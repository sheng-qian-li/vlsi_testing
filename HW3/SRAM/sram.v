==> flow/design.v <==
module sram ( clk, rst_n, address, data_in, data_out, we_n, cs_n);
input clk; 
input rst_n;
input [1:0] data_in;
output reg [1:0] data_out;
reg [3:0] space0 [3:0];
reg [3:0] space1 [3:0];
input [3:0] address;
input wire we_n;
input wire cs_n;
always@(posedge clk ) begin
	if (!rst_n) begin
		space0[0] <= 0;
		space0[1] <= 0;
		space0[2] <= 0;
		space0[3] <= 0;
		space1[0] <= 0;
		space1[1] <= 0;
		space1[2] <= 0;
		space1[3] <= 0;
		data_out <= 2'bx;
	end
	else if (we_n == 0 && cs_n == 0) begin
		space0[address[3:2]][address[1:0]] <= data_in[0];
		space1[address[3:2]][address[1:0]] <= data_in[1];
		data_out[0] <= 1'bx;
		data_out[1] <= 1'bx;
	end 
	else if(we_n == 1 && cs_n == 0)begin
		data_out[0] <= space0[address[3:2]][address[1:0]];
		data_out[1] <= space1[address[3:2]][address[1:0]];
	end
	else if(cs_n == 1)begin
		data_out[0] <= 1'bx;
		data_out[1] <= 1'bx;
	end
	else begin
		space0[0] <= 0;
		space0[1] <= 0;
		space0[2] <= 0;
		space0[3] <= 0;
		space1[0] <= 0;
		space1[1] <= 0;
		space1[2] <= 0;
		space1[3] <= 0;
	end
end
endmodule
# Step by step through the tools: sram
# What the tools print for sram, step after step.
# Line numbers count from 1 in the design file above.
# Cell names lack the library's common part.
# The mark -- stands for no value.
[design]
design = "sram"
clock = "clk"
library = "sky130hd"
lib_corner = "tt_025C_1v80"

# Word-level counts
# Yosys after proc, flatten, opt, wreduce and memory -nomap, before mapping. Memory bits, and registers merged into a memory's read port (data or address), are not among the register bits. Print and check cells are not counted.
# Yosys's memory passes give these memory sizes; they may raise the number of words (mostly to a power of two), join words into wider ones and drop unused or constant bits.
[classes]
equal = 1
shifts = 5
muxes = 21
bitwise = 4
n_reduce_logical = 2
[op_table]
columns = ["op", "count"]
rows = [
  ["4-bit two-way mux", 8],
  ["1-bit two-way mux", 11],
  ["1-bit by 2-bit << shifter with 4-bit output", 2],
  ["4-bit by 2-bit variable part select with 1-bit output", 2],
  ["1-bit by 2-bit << shifter with 4-bit output (first input constant)", 1],
  ["4-bit by 1-bit inequality test with 1-bit output (second input constant)", 1],
  ["2-bit two-way mux", 2],
  ["1-bit OR", 2],
  ["1-bit logical AND", 2],
  ["1-bit inverter", 2],
]
[bits]
regBits = 2
mem_bits_rw = 32
memories = 2
output_inout_bits = 2
[mem_list]
columns = ["memory", "words", "word_bits", "line_no", "rtl"]
rows = [
  ["space0", 4, 4, 6, "reg [3:0] space0 [3:0];"],
  ["space1", 4, 4, 7, "reg [3:0] space1 [3:0];"],
]

# Longest topological paths
# Depth = most cells in a row (Yosys ltp): at word level without a register or memory, in the mapped netlist without a sequential cell, where the memories' decode and read muxes count.
[logic_depth]
word_depth = 6
abc_area = 0
depth_mapped = 5
depth_no_buf = 3

# Synthesis result
# The flow's flattened synthesis, as Yosys stat reports it; memories are mapped. The netlist is that of the ABC_AREA named above (0 if unset); the other value can give another one.
# Totals and module areas in this step are rounded.
[mapped]
mapped_cells = 134
area_um2 = 1638
ff_cells = 34
buf_cells = 10
[by_type]
columns = ["type", "count", "area_total_um2"]
rows = [
  ["edfxtp_1", 34, 1.02E+03],
  ["mux4_2", 6, 135.13],
  ["nor2_1", 35, 131.376],
  ["o21ai_0", 15, 75.072],
  ["mux4_1", 2, 52.55],
  ["nand3_1", 8, 40.038],
  ["nand2_1", 10, 37.536],
  ["nor2b_1", 5, 31.28],
  ["buf_2", 6, 30.029],
  ["buf_6", 2, 22.522],
  ["a22oi_1", 2, 15.014],
  ["nand2b_1", 2, 12.512],
  ["clkbuf_1", 2, 7.507],
  ["nand4_1", 1, 6.256],
  ["or2_2", 1, 6.256],
  ["nor3_1", 1, 5.005],
  ["o21ai_1", 1, 5.005],
  ["conb_1", 1, 3.754],
]

# Path before layout
# OpenSTA on the mapped netlist: ideal clock, no wires. The path of least setup slack (recovery checks aside). Input and output delay are each 20% of the period. Register names are those of the netlist, which keeps one name where synthesis merged equal registers.
[synth_timing]
kind = "input to register"
from = "in address[3]"
to = "mem space0[0][0]"
period_ns = 1.47
in_delay_ns = 0.294
setup_time_ns = 0.327
t_first_pin_ns = 0.294
arrival_time_ns = 1.143
setup_slack_ns = 0.000
delay_ns = 1.176
stages = 4
path_buffers = 2
synth_period_reached_ns = 1.47
# "delay_ns" = arrival - input delay + setup time.
# "stages" counts driving pins, that of a launching flip-flop among them; a cell with two outputs on the path counts twice.
# "synth_period_reached_ns" is the clock period less the worst setup slack; recovery checks do not enter. This is arithmetic on one report: input and output delays are still those of the set period (20% each).
# The rows between start and end are the longest chain of elaborated cells between them; the timing report does not say that the signal goes this way. Where chains are equally long, one stands for them.
# Each line given opens the expression or statement behind the cell; cells for indexed reads and writes are added by Yosys, which also makes memories of some case tables.
[synth_via]
path_cell_list = "buf_2 > buf_2 > or2_2 > o21ai_0"
elab_chain_len = 2
[synth_lines]
columns = ["item", "line_no", "rtl"]
rows = [
  ["start, declared", 8, "input [3:0] address;"],
  ["2-bit two-way mux", 23, "else if (we_n == 0 && cs_n == 0) begin"],
  ["2-bit two-way mux", 12, "if (!rst_n) begin"],
  ["end, declared", 6, "reg [3:0] space0 [3:0];"],
]

# Worst path after layout
# From the final timing report of stored run 1: the path of least setup slack in the routed layout; clock arrival at registers is part of the times.
[layout_timing]
kind = "input to register"
from = "in address[2]"
to = "reg data_out[1]"
period_ns = 2.65
in_delay_ns = 0.53
setup_time_ns = 0.25
t_first_pin_ns = 0.53
arrival_time_ns = 2.16
setup_slack_ns = 0.52
stages = 5
path_buffers = 2
# The rows between start and end are the longest chain of elaborated cells between them; the timing report does not say that the signal goes this way. Where chains are equally long, one stands for them.
# The chain passes a memory read, where the word-level depth is cut; so it can be longer than that depth.
# At most two assigning lines are given for a register; there are more.
[layout_via]
path_cell_list = "clkdlybuf4s50_1 > buf_4 > mux4_2 > a22oi_1 > nand3_1"
elab_chain_len = 5
[layout_lines]
columns = ["item", "line_no", "rtl"]
rows = [
  ["start, declared", 8, "input [3:0] address;"],
  ["memory read 4 x 4 bit", 7, "reg [3:0] space1 [3:0];"],
  ["4-bit by 2-bit variable part select with 1-bit output", 31, "data_out[1] <= space1[address[3:2]][address[1:0]];"],
  ["1-bit two-way mux", 29, "else if(we_n == 1 && cs_n == 0)begin"],
  ["1-bit two-way mux", 23, "else if (we_n == 0 && cs_n == 0) begin"],
  ["1-bit two-way mux", 12, "if (!rst_n) begin"],
  ["end, assigned", 21, "data_out <= 2'bx;"],
  ["end, assigned", 31, ""],
  ["end, declared", 5, "output reg [1:0] data_out;"],
]

# Design sram on sky130hd. What follows are 2 stored runs of the flow, each under its own settings; their order means nothing. The constraints put input and output delay at 20% of the set period each and load the outputs with 0.01 pF.
# "achieved_period_ns" = clock period - worst setup slack. The figure is calculated, with input and output delays left at 20% of the set period.
# The results are shown rounded.

[[run]]
name = "stored run 1"
[run.settings]
period_ns = 2.65
CORE_UTILIZATION = 22
SETUP_SLACK_MARGIN = 0.23
PLACE_DENSITY_LB_ADDON = 0.01
CORE_ASPECT_RATIO = 1.76
GPL_TIMING_DRIVEN = 1
MIN_ROUTING_LAYER = "met2"
CAP_MARGIN = 20
CORE_MARGIN = 2
SLEW_MARGIN = 20
[run.results]
worst_setup_slack_ns = 0.517
utilization_frac = 0.277
final_hold_ws_ns = 0.775
synthArea_um2 = 1638
dieArea_um2 = 8178
achieved_period_ns = 2.133

[[run]]
name = "stored run 2"
[run.settings]
period_ns = 0.995
CAP_MARGIN = 20
CORE_MARGIN = 2
CORE_UTILIZATION = 40
SLEW_MARGIN = 20
[run.results]
worst_setup_slack_ns = -0.403
utilization_frac = 0.592
final_hold_ws_ns = 0.412
synthArea_um2 = 1638
dieArea_um2 = 4623
achieved_period_ns = 1.398
