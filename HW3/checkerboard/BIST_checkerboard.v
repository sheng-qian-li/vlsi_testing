==> flow/design.v <==
module BIST_checkerboard(
	clk, 
	rst_n,
	memory,
	tester,
	we_n_cb, 
	cs_n_cb, 
	aa, 
	test_pattren, 
	pass_or_fail, 
	test_down
);
input clk; 
input rst_n;
input [1:0]memory;
input tester;
output we_n_cb;
output cs_n_cb;
output [3:0] aa;
output reg[1:0]test_pattren;  
output reg pass_or_fail;
output reg test_down;
reg[2:0]  C_STATE , next_state;
reg we_n_cb ;
reg cs_n_cb ;
reg [3:0] a;
reg[4:0] b;
reg[1:0] c ;
reg[1:0] d ;
reg[3:0] count ;  
reg[3:0] count1 ;  
reg[3:0] address_compare ;
reg[3:0] address_compare_2 ;
parameter START = 2'b00;
parameter S1 = 2'b01;       
parameter S2 = 2'b10;        
parameter DONE = 2'b11;
always@(posedge clk) begin
	if (!rst_n) begin
		C_STATE <= START;
	end
	else begin
		C_STATE <= next_state;
	end
end
always @(*) begin
	case(C_STATE)
		START : if(a == 0) next_state = S1;
				else next_state = START;
		S1 : if(a == 15) next_state = S2;
			 else if (a < 16) next_state = S1;
			 else next_state = S1;
		S2 : if(a == 15 && b ==1) next_state = S1;
			 else if(a == 15 && b ==2) next_state = DONE;
			 else if(a < 16 ) next_state = S2;
			 else next_state = DONE;
		DONE : next_state = DONE;
		default next_state = C_STATE;
	endcase
end
always@(posedge clk) begin
	if (!rst_n) begin
		a <= 0;
	end
	else if(C_STATE == START)begin
		if(next_state == S1) a <= 0;
		else a <= a;
	end
	else if(C_STATE == S1)begin
		a <= a + 1;
	end
	else if(next_state == S1)begin
		if(C_STATE == S2 ) a <= 0;
		else  a <= a + 1;
	end
	else if(next_state == S2)begin
		if(C_STATE == S1 ) a <= 0;
		else  a <= a + 1;
	end
	else if(next_state == DONE)begin
		a <= a;
	end
	else a <= a;
end
always@(posedge clk) begin
	if (!rst_n) begin
		b <= 0;
	end
	else if (C_STATE == START) b <= 0;
	else if(next_state == S1) b <= b;
	else if(next_state == S2 && a==15) b <= b + 1 ;
	else if(next_state == DONE) b <= b;
	else b <= b;
end
always@(posedge clk) begin
	if (!rst_n) begin
		we_n_cb <= 0;
		cs_n_cb <= 0;
	end
	else if(C_STATE == START)begin
		we_n_cb <= 0;
		cs_n_cb <= 0;
	end
	else if(next_state == S1)begin
		we_n_cb <= 0;
		cs_n_cb <= 0;
	end
	else if(next_state == S2)begin
		we_n_cb <= 1;
		cs_n_cb <= 0;
	end
	else if(next_state == DONE)begin
		cs_n_cb <= 0;
	end
	else begin
		cs_n_cb <= 0;
		we_n_cb <= we_n_cb;
		end
end
always@(posedge clk) begin
	if (!rst_n) begin
		test_pattren <= 2'b0;
	end
	else if(C_STATE == START)begin
		test_pattren <= 2'b0;
	end
	else if(next_state == 1 && a==15)begin
		test_pattren <= 2'b11;
	end
	else if(C_STATE == S1)begin
		if(c == 0)begin
			if(a == 1 || a == 7 || a==4 || a==6 || a==9  || a==12 || a==14) test_pattren <= 2'b0;
			else test_pattren <= 2'b11;
		end
		else if(c == 1)begin
			if(a == 0 || a == 2 || a==3 || a==5 || a==8 || a==10 || a==11 || a==13) test_pattren <= 2'b0;
			else test_pattren <= 2'b11;
		end
		else test_pattren <= test_pattren;
	end
	else if(next_state == S2)begin
		test_pattren <= 2'bx;
	end
	else if(next_state == DONE)begin
		test_pattren <= test_pattren;
	end
	else test_pattren <= 0;
end
always@(posedge clk) begin
	if (!rst_n) begin
		c <= 0; 
	end
	else if(C_STATE == START)begin
		c <= 0;
	end
	else if(C_STATE == S1)begin
		c <= c;
	end
	else if(C_STATE == S2)begin
		if(next_state == S1) c <= 1;
		else  c <= c;
	end
	else if(next_state == DONE)begin
		c <= 0;
	end
	else c <= c;
end
always@(posedge clk) begin
	if (!rst_n) begin
		d <= 0 ; 
	end
	else if(C_STATE == START)begin
		d <= 0 ;
	end
	else if(C_STATE == S2)begin
		if(c == 0)begin
			if(a == 0 || a == 2 || a==5 || a==7 || a==8 || a==10 || a==13 || a==15) d <= 2'b0;
			else d <= 2'b11;
		end
		else if(c == 1)begin
			if(a == 1 || a == 3 || a==4 || a==6 || a==9 || a==11 || a==12 || a==14) d <= 2'b0;
			else d <= 2'b11;
		end
		else d <= d;
	end
	else if(next_state == DONE)begin
		d <= d;	
	end
	else d <= d;
end
always@(posedge clk) 
begin
	if (!rst_n) begin
		address_compare <= 4'bx;
	end
	else if(C_STATE == S1)begin
		if(b ==1) address_compare <= 0;
		else address_compare <= address_compare;
	end
	else if(C_STATE == S2)begin
		address_compare <= a ;
	end
	else if(C_STATE == DONE)begin
		address_compare <= address_compare;
	end
	else address_compare <= address_compare;
end
always@(posedge clk) 
begin
	if (!rst_n) begin
		address_compare_2 <= 4'bx;
	end
	else if(C_STATE == S2)begin
		address_compare_2 <= address_compare ;
	end
	else if(C_STATE == DONE)begin
		address_compare_2 <= address_compare;
	end
	else address_compare_2 <= address_compare;
end
always@(posedge clk) begin
	if(tester == 0 ) begin
		if (!rst_n) begin
			pass_or_fail <= 0 ; 
		end
		else if(C_STATE == S1) begin
			if(b ==1 && a==0)begin
				if(d == memory ) pass_or_fail <= 0 ; 
				else pass_or_fail <= 1;
			end
			else pass_or_fail <= 0;
		end
		else if(C_STATE == S2)begin
			if(a > 0)begin 
				if(d == memory) pass_or_fail <= 0 ; 
				else pass_or_fail <= 1;
			end
			else pass_or_fail <= 0 ;
		end
		else if(C_STATE == DONE) begin
			if(c == 1)begin
				if(d == memory) pass_or_fail <= 0 ; 
				else pass_or_fail <= 1;
			end
			else pass_or_fail <= 0;
		end
		else pass_or_fail <= 0 ; 
	end
	else pass_or_fail <= 0 ;
end
always@(posedge clk) begin
	if(tester == 0)begin
		if (!rst_n) begin
			test_down <= 0;
		end
		else if(C_STATE == DONE)begin
			if(address_compare_2 == 15) test_down <= 1;
			else test_down <= 0;
		end
		else test_down <= 0;
	end
	else test_down <= 1;
end
assign aa = a;
endmodule
Tool chain data of BIST_checkerboard

The steps from the RTL of BIST_checkerboard to its reports follow in flow order.
Line numbers count from 1 in the design file above.
Operators: Yosys type, input widths -> output width; for muxes data width and select width s.
The mark n/a stands for no value.

Top module: BIST_checkerboard
Clock: clk
Library: sky130hd
Library corner: tt_025C_1v80

After elaboration

Counts by Yosys on the flattened word-level netlist (proc, flatten, opt, wreduce; memories kept). Register bits leave out memories and registers merged into their read ports (data or address). Print and check cells are left out.

$add $sub $neg: 2
Order comparisons: 2
Equal/unequal tests: 36
Multiplexer cells: 42
Bitwise logic cells: 3
Reduce/logical cells: 46

Operators with widths:

| kind                | number |
| $mux 4              | 11 |
| $eq 4x4->1 const B  | 9 |
| $mux 2              | 17 |
| $logic_or 1x1->1    | 26 |
| $eq 3x2->1 const B  | 6 |
| $eq 4x3->1 const B  | 4 |
| $mux 1              | 13 |
| $eq 3x1->1 const B  | 4 |
| $pmux 3 s4          | 1 |
| $reduce_and 2->1    | 5 |
| $eq 4x2->1 const B  | 2 |
| $ne 4x3->1 const B  | 2 |
| $logic_and 1x1->1   | 5 |
| $lt 4x5->1 const B  | 1 |
| $add 5x1->5 const B | 1 |
| $eq 5x1->1 const B  | 1 |
| $eq 5x2->1 const B  | 1 |
| $ne 2x2->1 const B  | 2 |
| $reduce_bool 2->1   | 2 |
| $reduce_or 2->1     | 2 |
| $add 4x1->4 const B | 1 |
| $gt 4x1->1 const B  | 1 |
| $eq 4x1->1 const B  | 1 |
| $logic_not 4->1     | 1 |
| $not 1->1           | 3 |
| $ne 3x1->1 const B  | 1 |
| $ne 3x2->1 const B  | 1 |
| $logic_not 3->1     | 1 |

Other operator kinds: 6; their cells: 6.

Bits in registers: 29
Input bits: 5
Elaborated cells: 142

Longest topological paths

Yosys ltp: most cells in a row. Word level: on the elaborated netlist, between registers, memories and ports. Mapped: between sequential cells and ports; inverters and the memories' decode and read muxes count.

Depth after elaboration: 13
ABC_AREA: 0
Gate-level depth with buffers: 9
Depth with buffers taken out: 8

Mapped cells and area

Yosys stat after the flow's synthesis: flattened, memories mapped to cells. It holds for the ABC_AREA given above (unset counts as 0); a run with the other value may have another netlist.

Cells by type:

| cell                      | number | area in all (µm²) |
| sky130_fd_sc_hd__dfxtp_1  | 26     | 520.499 |
| sky130_fd_sc_hd__edfxtp_1 | 4      | 120.115 |
| sky130_fd_sc_hd__ha_1     | 7      | 87.584 |
| sky130_fd_sc_hd__a21oi_1  | 12     | 60.058 |
| sky130_fd_sc_hd__nor2_1   | 16     | 60.058 |
| sky130_fd_sc_hd__nand2_1  | 15     | 56.304 |
| sky130_fd_sc_hd__o21ai_0  | 10     | 50.048 |
| sky130_fd_sc_hd__nand2b_1 | 7      | 43.792 |
| sky130_fd_sc_hd__or3_1    | 7      | 43.792 |
| sky130_fd_sc_hd__nand3_1  | 8      | 40.038 |
| sky130_fd_sc_hd__nor3_1   | 7      | 35.034 |
| sky130_fd_sc_hd__nand4_1  | 5      | 31.28 |
| sky130_fd_sc_hd__nor4_1   | 5      | 31.28 |
| sky130_fd_sc_hd__clkbuf_1 | 7      | 26.275 |
| sky130_fd_sc_hd__buf_2    | 5      | 25.024 |
| sky130_fd_sc_hd__nor2b_1  | 4      | 25.024 |
| sky130_fd_sc_hd__o31ai_2  | 2      | 25.024 |
| sky130_fd_sc_hd__o211ai_1 | 3      | 22.522 |

Not listed: further types 37, cells in them 48.

Cell count: 198
Chip area (Yosys): 1,682.9 µm²
Area of sequential cells: 640.6 µm²
Mapped flip-flops: 30
Buffer cells: 15

Path before layout

OpenSTA on the mapped netlist: ideal clock, no wires. The path of least setup slack (recovery checks aside). Input and output delay are each 20% of the period. Register names are those of the netlist, which keeps one name where synthesis merged equal registers.

Kind: reg-to-reg
From: reg a[0]
To: reg test_pattren[0]
Clock period: 4.07 ns
Setup time: 0.131 ns
Launch time at the first pin: 0.000 ns
Arrival time: 2.121 ns
Required time: 3.939 ns
Setup slack: 1.818 ns
Path delay: 2.252 ns
Stages: 9
Synthesis period reached: 2.252 ns

"path delay" is the arrival time less input delay plus setup time.
"stages": output pins that drive a net of the path, with the launching flip-flop's if there is one; two outputs of one cell count as two.
"synthesis period reached" is the clock period less the worst setup slack; recovery checks do not enter. This is arithmetic on one report: input and output delays are still those of the set period (20% each).
The rows between start and end are the longest chain of elaborated cells between them; the timing report does not say that the signal goes this way. Where chains are equally long, one stands for them.
A line is the first line of the expression or statement that the cell stems from. Yosys adds cells for indexed reads and writes and turns some case tables into memories.
A register here has more assigning lines than the two given.

Cells stage by stage: sky130_fd_sc_hd__dfxtp_1 sky130_fd_sc_hd__ha_1 sky130_fd_sc_hd__nand3_1 sky130_fd_sc_hd__o31ai_2 sky130_fd_sc_hd__nor3_2 sky130_fd_sc_hd__buf_2 sky130_fd_sc_hd__or3b_1 sky130_fd_sc_hd__a21oi_1 sky130_fd_sc_hd__nor3_1
Length of the longest elaborated chain: 13
Elaborated cells on any way between the ends: 53

RTL lines, path post-synthesis:

| item                | RTL line | text |
| start, declared     | 26       | `reg [3:0] a;` |
| start, assigned     | 67       | `else a <= a;` |
| start, assigned     | 70       | `a <= a + 1;` |
| $logic_not 4->1     | 136      | `if(a == 0 \|\| a == 2 \|\| a==3 \|\| a==5 \|\| a==8 \|\| a==10 \|\| a==11 \|\| a==13) test_pattren <= 2'b0;` |
| $logic_or 1x1->1 x7 | 136      |  |
| $mux 2              | 136      |  |
| $mux 2              | 135      | `else if(c == 1)begin` |
| $mux 2              | 131      | `if(c == 0)begin` |
| $mux 2              | 130      | `else if(C_STATE == S1)begin` |
| $mux 2              | 127      | `else if(next_state == 1 && a==15)begin` |
| end, assigned       | 139      | `else test_pattren <= test_pattren;` |
| end, assigned       | 145      | `test_pattren <= test_pattren;` |
| end, declared       | 20       | `output reg[1:0]test_pattren;` |

Timing after layout

From the final timing report of flow run 1: the path of least setup slack in the routed layout; clock arrival at registers is part of the times.

Kind: reg-to-reg
From: reg b[1]
To: reg a[3]
Clock period: 2.55 ns
Setup time: 0.12 ns
Launch time at the first pin: 0.28 ns
Arrival time: 2.22 ns
Required time: 2.71 ns
Setup slack: 0.48 ns
Stages: 10

The rows between start and end are the longest chain of elaborated cells between them; the timing report does not say that the signal goes this way. Where chains are equally long, one stands for them.
A register here has more assigning lines than the two given.

Cells stage by stage: sky130_fd_sc_hd__dfxtp_4 sky130_fd_sc_hd__inv_2 sky130_fd_sc_hd__ha_4 sky130_fd_sc_hd__or4b_4 sky130_fd_sc_hd__o21ai_4 sky130_fd_sc_hd__a21oi_4 sky130_fd_sc_hd__buf_6 sky130_fd_sc_hd__or3_1 sky130_fd_sc_hd__nand4_1 sky130_fd_sc_hd__o211ai_1
Length of the longest elaborated chain: 10
Elaborated cells on any way between the ends: 17

RTL lines, path after layout:

| item              | RTL line | text |
| start, declared   | 27       | `reg[4:0] b;` |
| start, assigned   | 90       | `else if(next_state == S1) b <= b;` |
| start, assigned   | 91       | `else if(next_state == S2 && a==15) b <= b + 1 ;` |
| $eq 5x2->1        | 54       | `else if(a == 15 && b ==2) next_state = DONE;` |
| $logic_and 1x1->1 | 54       |  |
| $mux 1            | 54       |  |
| $mux 2            | 53       | `S2 : if(a == 15 && b ==1) next_state = S1;` |
| $pmux 3 s4        | 47       | `case(C_STATE)` |
| $eq 3x2->1        | 76       | `else if(next_state == S2)begin` |
| $mux 4            | 76       |  |
| $mux 4            | 72       | `else if(next_state == S1)begin` |
| $mux 4            | 69       | `else if(C_STATE == S1)begin` |
| $mux 4            | 65       | `else if(C_STATE == START)begin` |
| end, assigned     | 67       | `else a <= a;` |
| end, assigned     | 70       | `a <= a + 1;` |
| end, declared     | 26       | `reg [3:0] a;` |

Measured results for BIST_checkerboard: 2 stored runs of the Yosys and OpenROAD flow on sky130hd. The settings differ; the order carries no meaning. The constraints put input and output delay at 20% of the set period each and load the outputs with 0.01 pF.
By "achieved clock period" is meant the clock period of the run minus its worst setup slack. This is arithmetic on one report: input and output delays are still those of the set period (20% each).
"time on the worst setup path": the worst setup path's part of the clock period (all of it between registers, 20% less for each end at a port) less its slack. A launch clock that arrives late makes it longer, a capture clock that arrives late makes it shorter.

## Flow run 1

==> flow/run.sh <==
#!/bin/bash
# the make line also repeats the synthesis and layout settings of config.mk as NAME=value (left out here)
make -C /OpenROAD-flow-scripts/flow DESIGN_CONFIG=/design/flow/config.mk WORK_HOME=/design/flow/orfs CLKGATE_MAP_FILE= finish
==> flow/config.mk <==
export PLATFORM = sky130hd
export DESIGN_NAME = BIST_checkerboard
export DESIGN_NICKNAME = BIST_checkerboard
export VERILOG_FILES = /design/flow/design.v
export SDC_FILE = /design/flow/constraint.sdc
export NUM_CORES = 4
export LEC_CHECK = 0
export ABC_AREA = 0
export CAP_MARGIN = 20
export CELL_PAD_IN_SITES_GLOBAL_PLACEMENT = 1
export CORE_MARGIN = 2
export CORE_UTILIZATION = 15
export CTS_CLUSTER_DIAMETER = 52
export MIN_ROUTING_LAYER = met2
export PLACE_DENSITY = 0.39
export SETUP_SLACK_MARGIN = 0.62
export SLEW_MARGIN = 20
==> flow/constraint.sdc <==
create_clock -name core_clock -period 2.55 [get_ports {clk}]
set_input_delay 0.5100 -clock core_clock [delete_from_list [all_inputs] [get_ports {clk}]]
set_output_delay 0.5100 -clock core_clock [all_outputs]
set_load 0.01 [all_outputs]

| result of flow run 1 | value |
|---|---|
| netlist area reported by Yosys | 1,682.9 µm² |
| time on the worst setup path | 2.07 ns |
| class of the worst setup path | reg-to-reg |
| achieved clock period | 2.067 ns |
| setup slack of the worst path | 0.483 ns |
| utilization in the final report | 23.6 % |
| total die area | 12,082.4 µm² |

## Flow run 2

==> flow/run.sh <==
#!/bin/bash
# the make line also repeats the synthesis and layout settings of config.mk as NAME=value (left out here)
make -C /OpenROAD-flow-scripts/flow DESIGN_CONFIG=/design/flow/config.mk WORK_HOME=/design/flow/orfs CLKGATE_MAP_FILE= finish
==> flow/config.mk <==
export PLATFORM = sky130hd
export DESIGN_NAME = BIST_checkerboard
export DESIGN_NICKNAME = BIST_checkerboard
export VERILOG_FILES = /design/flow/design.v
export SDC_FILE = /design/flow/constraint.sdc
export NUM_CORES = 4
export LEC_CHECK = 0
export CAP_MARGIN = 20
export CELL_PAD_IN_SITES_DETAIL_PLACEMENT = 1
export CORE_MARGIN = 2
export CORE_UTILIZATION = 63
export CTS_CLUSTER_DIAMETER = 219
export MIN_ROUTING_LAYER = met1
export PLACE_DENSITY_LB_ADDON = 0.28
export SLEW_MARGIN = 20
==> flow/constraint.sdc <==
create_clock -name core_clock -period 1.91 [get_ports {clk}]
set_input_delay 0.3820 -clock core_clock [delete_from_list [all_inputs] [get_ports {clk}]]
set_output_delay 0.3820 -clock core_clock [all_outputs]
set_load 0.01 [all_outputs]

Flow run 2: no final report: placement broke off with DPL-0033
