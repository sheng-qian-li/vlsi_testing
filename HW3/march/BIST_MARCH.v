==> flow/design.v <==
module BIST_MARCH(
	 clk, 
	 rst_n, 
	 memory, 
	 a,
	 we_n_march,
	 cs_n_march,
	 tester,
	 test_pattren, 
	 pass_or_fail , 
	 test_down
);
input tester;
input clk; 
input rst_n;
input [1:0] memory;
output reg[3:0] a;
output reg[1:0]test_pattren;  
output reg pass_or_fail;
output reg test_down;
output we_n_march;
output cs_n_march;
reg[4:0]  C_STATE , next_state;
reg we_n_march ;
reg cs_n_march ;
reg[1:0] c ;
reg[1:0] d ;
reg[3:0] count ;   
reg[3:0] count1 ;  
reg[3:0] address_compare ;
parameter START = 3'b000;
parameter S1 = 3'b001;         
parameter S2 = 3'b010;         
parameter S3 = 3'b011;         
parameter S4 = 3'b100;
parameter S5 = 3'b101;
parameter DONE = 3'b110;
always@(posedge clk ) begin
	if (!rst_n) begin
		C_STATE <= START;
	end
	else begin
		C_STATE <= next_state;
	end
end
always @(*) begin
	case(C_STATE)
		START : if(a == 0) next_state = S1;
				else next_state = START;
		S1 : if(a == 15) next_state = S2;
			 else if (a < 16) begin
				next_state = S1;
			 end
			 else next_state = S1;
		S2 : if(a < 16) next_state = S3;
			 else next_state = S1;
		S3 : next_state = S4;
		S4 : if(a < 15) next_state = S2;
			 else if(a == 15) begin
				if(count1 == 1)next_state = S5;
				else if(count1 == 4)next_state = S5;
				else next_state = S2;
			end
			else next_state = S2;
		S5 : if(a == 15) 
				if(count1 == 2)next_state = S2;
				else next_state = DONE;
			 else next_state = S5;
		DONE : next_state = DONE;
		default next_state = C_STATE;
	endcase
end
always@(posedge clk) begin
	if (!rst_n) begin
		a <= 0;
	end
	else if(C_STATE == S1)begin
		a <= a + 1;
	end
	else if(next_state == S2 && C_STATE == S1 )begin
		if(C_STATE == S1 ) a <= 0;
		else  a <= a;
	end
	else if(C_STATE == S3)begin
		a <= a ;
	end
	else if(C_STATE == S4)begin
			if(a==15)a <= 0;
			else a <= a + 1;
	end
	else if(C_STATE == S5)begin
		a <= a + 1;
	end
	else a <= a;
end
always@(posedge clk) begin
	if (!rst_n) begin
		we_n_march <= 2'b0;
		cs_n_march <= 2'b0;
		test_pattren <= 2'bx;
	end
	else if(C_STATE == START)begin
		we_n_march <= 0;
		cs_n_march <= 0;
		test_pattren <= 0;
	end
	else if(next_state == S2)begin
		we_n_march <= 1;
		cs_n_march <= 0;
		test_pattren <= 2'bx;
	end
	else if(next_state == S3)begin
		we_n_march <= 0;
		cs_n_march <= 0;
		if(count1 == 0) test_pattren <= 1;
		else if(count1 == 1) test_pattren <= 3;
		else if(count1 == 3) test_pattren <= 1;
		else if(count1 == 4) test_pattren <= 0;
		else test_pattren <= 0;
	end
	else if(next_state == S4)begin
		we_n_march <= 1;
		cs_n_march <= 0;
		test_pattren <= 2'bx;
	end
	else if(next_state == S5)begin
		we_n_march <= 1;
	end
	else if(next_state == DONE)begin
		cs_n_march <= 1;
	end
	else cs_n_march <= 0;
end
always@(posedge clk) begin
	if (!rst_n) begin
		c <= 0 ; 
	end
	else if(C_STATE == START)begin
		c <= 0 ;
	end
	else if(next_state == S2)begin
		 if(count1 == 0 && C_STATE == S4) begin
			if(a == 15) c <= 1;
			else c <= 0;
		 end
		else if(count1 == 1)  c <= 1;
		else if(count1 == 2)  c <= 3;
		else if (count1 == 3) begin
			if(next_state == 4) c <= 1;
			else if (a == 15) c <=1; 
			else c <= 3;
		end
		else if (count1 == 4) c <= 1;
		else c <= 0;
	end
	else if(next_state == S4)begin
		c <= test_pattren;
	end
	else if(next_state == S5)begin
		if(count1 ==2 || count1 ==1) c <= 3;
		else c <= 0;
	end
	else if(next_state == DONE)begin
		c <= 0;
	end
	else c <= c;
end
always@(posedge clk) begin
	if (!rst_n) begin
		count1 <= 0 ;
	end
	else if(C_STATE == 4 && a == 15)begin
		count1 <= count1 + 1 ;
	end
	else if(C_STATE == 5 && a == 15)count1 <= count1 + 1 ;
	else count1 <= count1;
end
always@(posedge clk) begin
	if (!rst_n) begin
		d <= 0 ; 
	end
	else if(C_STATE == START)begin
		d <= c ;
	end
	else if(next_state == S2)begin
		d <= c;
		end
	else if(next_state == S3)begin
		d <= c;
		end
	else if(next_state == S4)begin
		d <= c;
		end
	else if(next_state == S5)begin
		d <= c;	
	end
	else if(next_state == DONE)begin
		d <= c;	
	end
	else d <= c;
end
always@(posedge clk) begin
	if(tester == 0) begin
		if (!rst_n) begin
			pass_or_fail <= 0 ; 
		end
		else if(count < 16)begin
			if(C_STATE == S2)begin
				if(a > 0)begin 
					if(d == memory) pass_or_fail <= 0 ; 
					else pass_or_fail <= 1;
				end
				else if ( count1 == 1) begin
					if(d == memory) pass_or_fail <= 0 ; 
					else pass_or_fail <= 1;
				end
				else if ( count1 == 3) begin
					if(d == memory) pass_or_fail <= 0 ; 
					else pass_or_fail <= 1;
				end
				else pass_or_fail <= 0 ;
			end
			else if(C_STATE == S3) begin
				if(d == memory) pass_or_fail <= 0 ; 
				else pass_or_fail <= 1;
			end
			else if(C_STATE == S5) begin
				if(d == memory) pass_or_fail <= 0 ; 
				else pass_or_fail <= 1;
			end
			else if(C_STATE == DONE) begin
				if(d == memory) pass_or_fail <= 0 ; 
				else pass_or_fail <= 1;
			end
			else pass_or_fail <= 0 ;
		end
		else pass_or_fail <= 0 ; 
	end
	else pass_or_fail <= 0 ;
end
always@(posedge clk) 
begin
	if (!rst_n) begin
		count <= 1'bx;
	end
	else if(C_STATE == S2)begin
		if(a == 0) count <= 0  ;
		else count <= count + 1 ;
	end
	else if(C_STATE == S5) begin
		if(a== 0) count <= 0  ;
		else count <= count + 1 ;
	end
	else if(C_STATE == DONE) count <= 1'bx;
	else count <= count;
end
always@(posedge clk) 
begin
	if (!rst_n) begin
		address_compare <= 4'bx;
	end
	else if(C_STATE == S3)begin
		address_compare <= a;
	end
	else if(C_STATE == S5)begin
		address_compare <= count;
	end
	else if(C_STATE == S2)begin
		if(count1 == 3) address_compare <= count;
	end
	else if(C_STATE == DONE)begin
		if(count1 == 6) address_compare <= count;
	end
	else address_compare <= address_compare;
end
always@(posedge clk) begin
	if(tester == 0) begin ;
		if (!rst_n) begin
			test_down <= 0;
		end
		else if(C_STATE == DONE)begin
			if(address_compare == 14) test_down <= 0;
			else test_down <= 1;
		end
		else test_down <= 0;
	end
	else test_down <= 1;	
end
endmodule
# Tool chain data of BIST_MARCH
# What the tools print for BIST_MARCH, step after step.
# Lines are those of the file above, counted from 1.
# Cell names lack the library's common part.
# The mark - stands for no value.
[setup] top_module="BIST_MARCH" clock="clk" library="sky130hd" lib_corner="tt_025C_1v80"

# Word level
# Source: Yosys, flattened and elaborated, memories not mapped. Widths are those after wreduce. Registers that Yosys merges into a memory's read port (data or address) are not register bits. Print and check cells do not count.
[classes] cmp=4 reduce_and_logical=18 n_addsub=3 n_mux=66 logic=2 n_eq=33
[ops] op="two-way mux 4 bit" n=19
[ops] op="== test 5 x 3 -> 1 bit (second input constant)" n=10
[ops] op="two-way mux 2 bit" n=19
[ops] op="case mux 5 bit (select 7 bit)" n=1
[ops] op="== test 5 x 2 -> 1 bit (second input constant)" n=6
[ops] op="two-way mux 1 bit" n=21
[ops] op="two-way mux 3 bit" n=6
[ops] op="!= test 5 x 1 -> 1 bit (second input constant)" n=3
[ops] op="adder 4 x 1 -> 4 bit (second input constant)" n=3
[ops] op="< comparator 4 x 5 -> 1 bit (second input constant)" n=2
[ops] op="== test 5 x 1 -> 1 bit (second input constant)" n=2
[ops] op="== test 4 x 2 -> 1 bit (second input constant)" n=2
[ops] op="== test 4 x 3 -> 1 bit (second input constant)" n=2
[ops] op="== test 4 bit (second input constant)" n=2
[ops] op="logical NOT 4 bit" n=2
[ops] op="nonzero test 4 bit" n=2
[ops] op="AND reduction 3 bit" n=2
[ops] op="nonzero test 3 bit" n=2
[ops] op="!= test 5 x 4 -> 1 bit (second input constant)" n=1
[ops] op="logical NOT 5 bit" n=1
[ops] op="OR reduction 5 bit" n=1
[ops] op="logical AND 1 bit" n=4
[ops] op="greater-than comparator 4 x 1 -> 1 bit (second input constant)" n=1
[ops] op="== test 4 x 1 -> 1 bit (second input constant)" n=1
[ops] op="!= test 4 x 1 -> 1 bit (second input constant)" n=1
[ops] op="< comparator 4 bit (second input constant)" n=1
[ops] op="OR reduction 3 bit" n=1
[ops] op="inverter 1 bit" n=2
# Other operator kinds: 6; their cells: 6.
[bits] elab_cells=139 output_inout_bits=10 inputBits=5 ff_bits=31

# Depth
# Longest topological path by Yosys (ltp), each cell counted once; first at word level (registers and memories cut), then after technology mapping (sequential cells cut; the memories' decode and read muxes count).
[logic_depth] depth_word=13 abc_area=0 ltp_mapped=8 ltp_nobuf=8

# After synthesis
# The flow's flattened synthesis, as Yosys stat reports it; memories are mapped. The netlist is that of the ABC_AREA named above (0 if unset); the other value can give another one.
# Totals and module areas in this step are rounded.
[synth_totals] cells=191 area_um2=1820 buffers=6 seqArea_um2=791 ff_cells=36
[types] cell_type="dfxtp_1" n=29 area_total_um2=580.557
[types] cell_type="edfxtp_1" n=7 area_total_um2=210.202
[types] cell_type="ha_1" n=7 area_total_um2=87.584
[types] cell_type="o21ai_0" n=14 area_total_um2=70.067
[types] cell_type="nor2_1" n=14 area_total_um2=52.55
[types] cell_type="mux2_2" n=4 area_total_um2=45.043
[types] cell_type="nand2_1" n=12 area_total_um2=45.043
[types] cell_type="and2_1" n=7 area_total_um2=43.792
[types] cell_type="nor2b_1" n=7 area_total_um2=43.792
[types] cell_type="or3_1" n=6 area_total_um2=37.536
[types] cell_type="xnor2_1" n=4 area_total_um2=35.034
[types] cell_type="xor2_1" n=4 area_total_um2=35.034
[types] cell_type="a31oi_1" n=5 area_total_um2=31.28
[types] cell_type="a21boi_0" n=4 area_total_um2=30.029
[types] cell_type="inv_1" n=8 area_total_um2=30.029
[types] cell_type="nand3b_1" n=4 area_total_um2=30.029
[types] cell_type="nor3_1" n=6 area_total_um2=30.029
[types] cell_type="a41oi_4" n=1 area_total_um2=27.526
# Not listed: further types 30, cells in them 48.

# Timing after synthesis
# Source: OpenSTA report_checks on the synthesized netlist (no wires, ideal clock, input and output delay 20% of the period each), path of least setup slack; recovery checks are left aside. Register names are those of the netlist, which keeps one name where synthesis merged equal registers.
[synth_timing] path_kind="reg-to-reg" start="reg C_STATE" end="reg test_pattren[0]" n_path_buf=1 driving_pins=8 slack_ps=2881 delay_ps=2119 t_arrival_ps=1792 period_ps=5000 synth_period_reached_ps=2119
# "delay_ps" = arrival - input delay + setup time.
# "driving_pins" counts driving pins, that of a launching flip-flop among them; a cell with two outputs on the path counts twice.
# "synth_period_reached_ps" is the clock period less the worst setup slack; recovery checks do not enter. This is arithmetic on one report: input and output delays are still those of the set period (20% each).
# An end named without its bit number is one bit of that signal or, where synthesis recoded a state register, one of its new flip-flops.
# The rows between start and end are the longest chain of elaborated cells between them; the timing report does not say that the signal goes this way. Where chains are equally long, one stands for them.
# A line is the first line of the expression or statement that the cell stems from. Yosys adds cells for indexed reads and writes and turns some case tables into memories.
# At most two assigning lines are given for a register; there are more.
# Only ways into the end's enable, where the timed path ends, are counted here.
[synth_via] cell_sequence="dfxtp_1 > buf_6 > or4_4 > or2_4 > a31o_4 > nor2_2 > nor2b_1 > o21ai_0" elab_chain_len=4 cone_cells=12
[synth_lines] item="from (decl)" line_no=23 source="reg[4:0]  C_STATE , next_state;"
[synth_lines] item="from (assign)" line_no=40 source="C_STATE <= START;"
[synth_lines] item="from (assign)" line_no=43 source="C_STATE <= next_state;"
[synth_lines] item="== test 5 x 3 -> 1 bit" line_no=47 source="case(C_STATE)"
[synth_lines] item="case mux 5 bit (select 7 bit)" line_no=47
[synth_lines] item="== test 5 x 2 -> 1 bit" line_no=107 source="else if(next_state == S2)begin"
[synth_lines] item="!= test 5 x 1 -> 1 bit"
[synth_lines] item="to (assign)" line_no=105 source="test_pattren <= 0;"
[synth_lines] item="to (assign)" line_no=110 source="test_pattren <= 2'bx;"
[synth_lines] item="to (decl)" line_no=18 source="output reg[1:0]test_pattren;"

# Worst path after layout
# From the final timing report of flow run 1: the path of least setup slack in the routed layout; clock arrival at registers is part of the times.
# The path's times are printed in steps of 10 ps; the period is the one set.
[layout_timing] path_kind="reg-to-reg" start="reg count1[0]" end="reg test_pattren[0]" period_ps=2390 t_arrival_ps=2290 driving_pins=9 n_path_buf=0 slack_ps=150
# The rows between start and end are the longest chain of elaborated cells between them; the timing report does not say that the signal goes this way. Where chains are equally long, one stands for them.
# At most two assigning lines are given for a register; there are more.
# Only ways into the end's enable, where the timed path ends, are counted here.
[layout_via] cell_sequence="dfxtp_1 > inv_1 > ha_1 > mux2i_2 > o32a_1 > a41oi_4 > nor2_2 > nor2b_1 > o21ai_1" elab_chain_len=8 cone_cells=14
[layout_lines] item="from (decl)" line_no=29 source="reg[3:0] count1 ;"
[layout_lines] item="from (assign)" line_no=173 source="count1 <= count1 + 1 ;"
[layout_lines] item="from (assign)" line_no=175 source="else if(C_STATE == 5 && a == 15)count1 <= count1 + 1 ;"
[layout_lines] item="== test 4 x 3 -> 1 bit" line_no=61 source="else if(count1 == 4)next_state = S5;"
[layout_lines] item="two-way mux 3 bit" line_no=61
[layout_lines] item="two-way mux 3 bit" line_no=60 source="if(count1 == 1)next_state = S5;"
[layout_lines] item="two-way mux 3 bit" line_no=59 source="else if(a == 15) begin"
[layout_lines] item="two-way mux 3 bit" line_no=58 source="S4 : if(a < 15) next_state = S2;"
[layout_lines] item="case mux 5 bit (select 7 bit)" line_no=47 source="case(C_STATE)"
[layout_lines] item="== test 5 x 2 -> 1 bit" line_no=107 source="else if(next_state == S2)begin"
[layout_lines] item="!= test 5 x 1 -> 1 bit"
[layout_lines] item="to (assign)" line_no=105 source="test_pattren <= 0;"
[layout_lines] item="to (assign)" line_no=110 source="test_pattren <= 2'bx;"
[layout_lines] item="to (decl)" line_no=18 source="output reg[1:0]test_pattren;"

Add stored flow runs of BIST_MARCH

Below are 2 stored runs of the flow (Yosys, OpenROAD; platform sky130hd) on BIST_MARCH, each with its settings and what was measured, unordered. Constraints: input delay and output delay 20% of the set period each, output load 0.01 pF.
"achieved clock period": clock period set for the run, less the worst setup slack. It is reckoned from that one timing run; input and output delays stay at 20% of the period that was set.
"worst setup path time": the worst setup path's part of the clock period (all of it between registers, 20% less for each end at a port) less its slack. A launch clock that arrives late makes it longer, a capture clock that arrives late makes it shorter.
"worst setup path time" is given in steps of 10 ps.
Results are given in rounded form.
[flow run 1] settings: period_ns=2.39, CORE_UTILIZATION=68, PLACE_DENSITY_LB_ADDON=0.17, TNS_END_PERCENT=50, SLEW_MARGIN=25, MIN_ROUTING_LAYER=met2, CAP_MARGIN=20, CORE_MARGIN=2
[flow run 1] result: chip area after synthesis (Yosys) 1820 µm², die area 3110 µm², standard-cell area of the final layout 2120 µm², worst setup slack after layout 155 ps, achieved clock period 2235 ps, worst setup path time 2240 ps, worst setup path kind reg-to-reg
[flow run 2] settings: period_ns=2.69, SETUP_SLACK_MARGIN=0.64, CAP_MARGIN=20, CORE_MARGIN=2, CORE_UTILIZATION=40, SLEW_MARGIN=20
[flow run 2] result: chip area after synthesis (Yosys) 1820 µm², die area 5120 µm², standard-cell area of the final layout 2370 µm², worst setup slack after layout 622 ps, achieved clock period 2068 ps, worst setup path time 2070 ps, worst setup path kind reg-to-reg
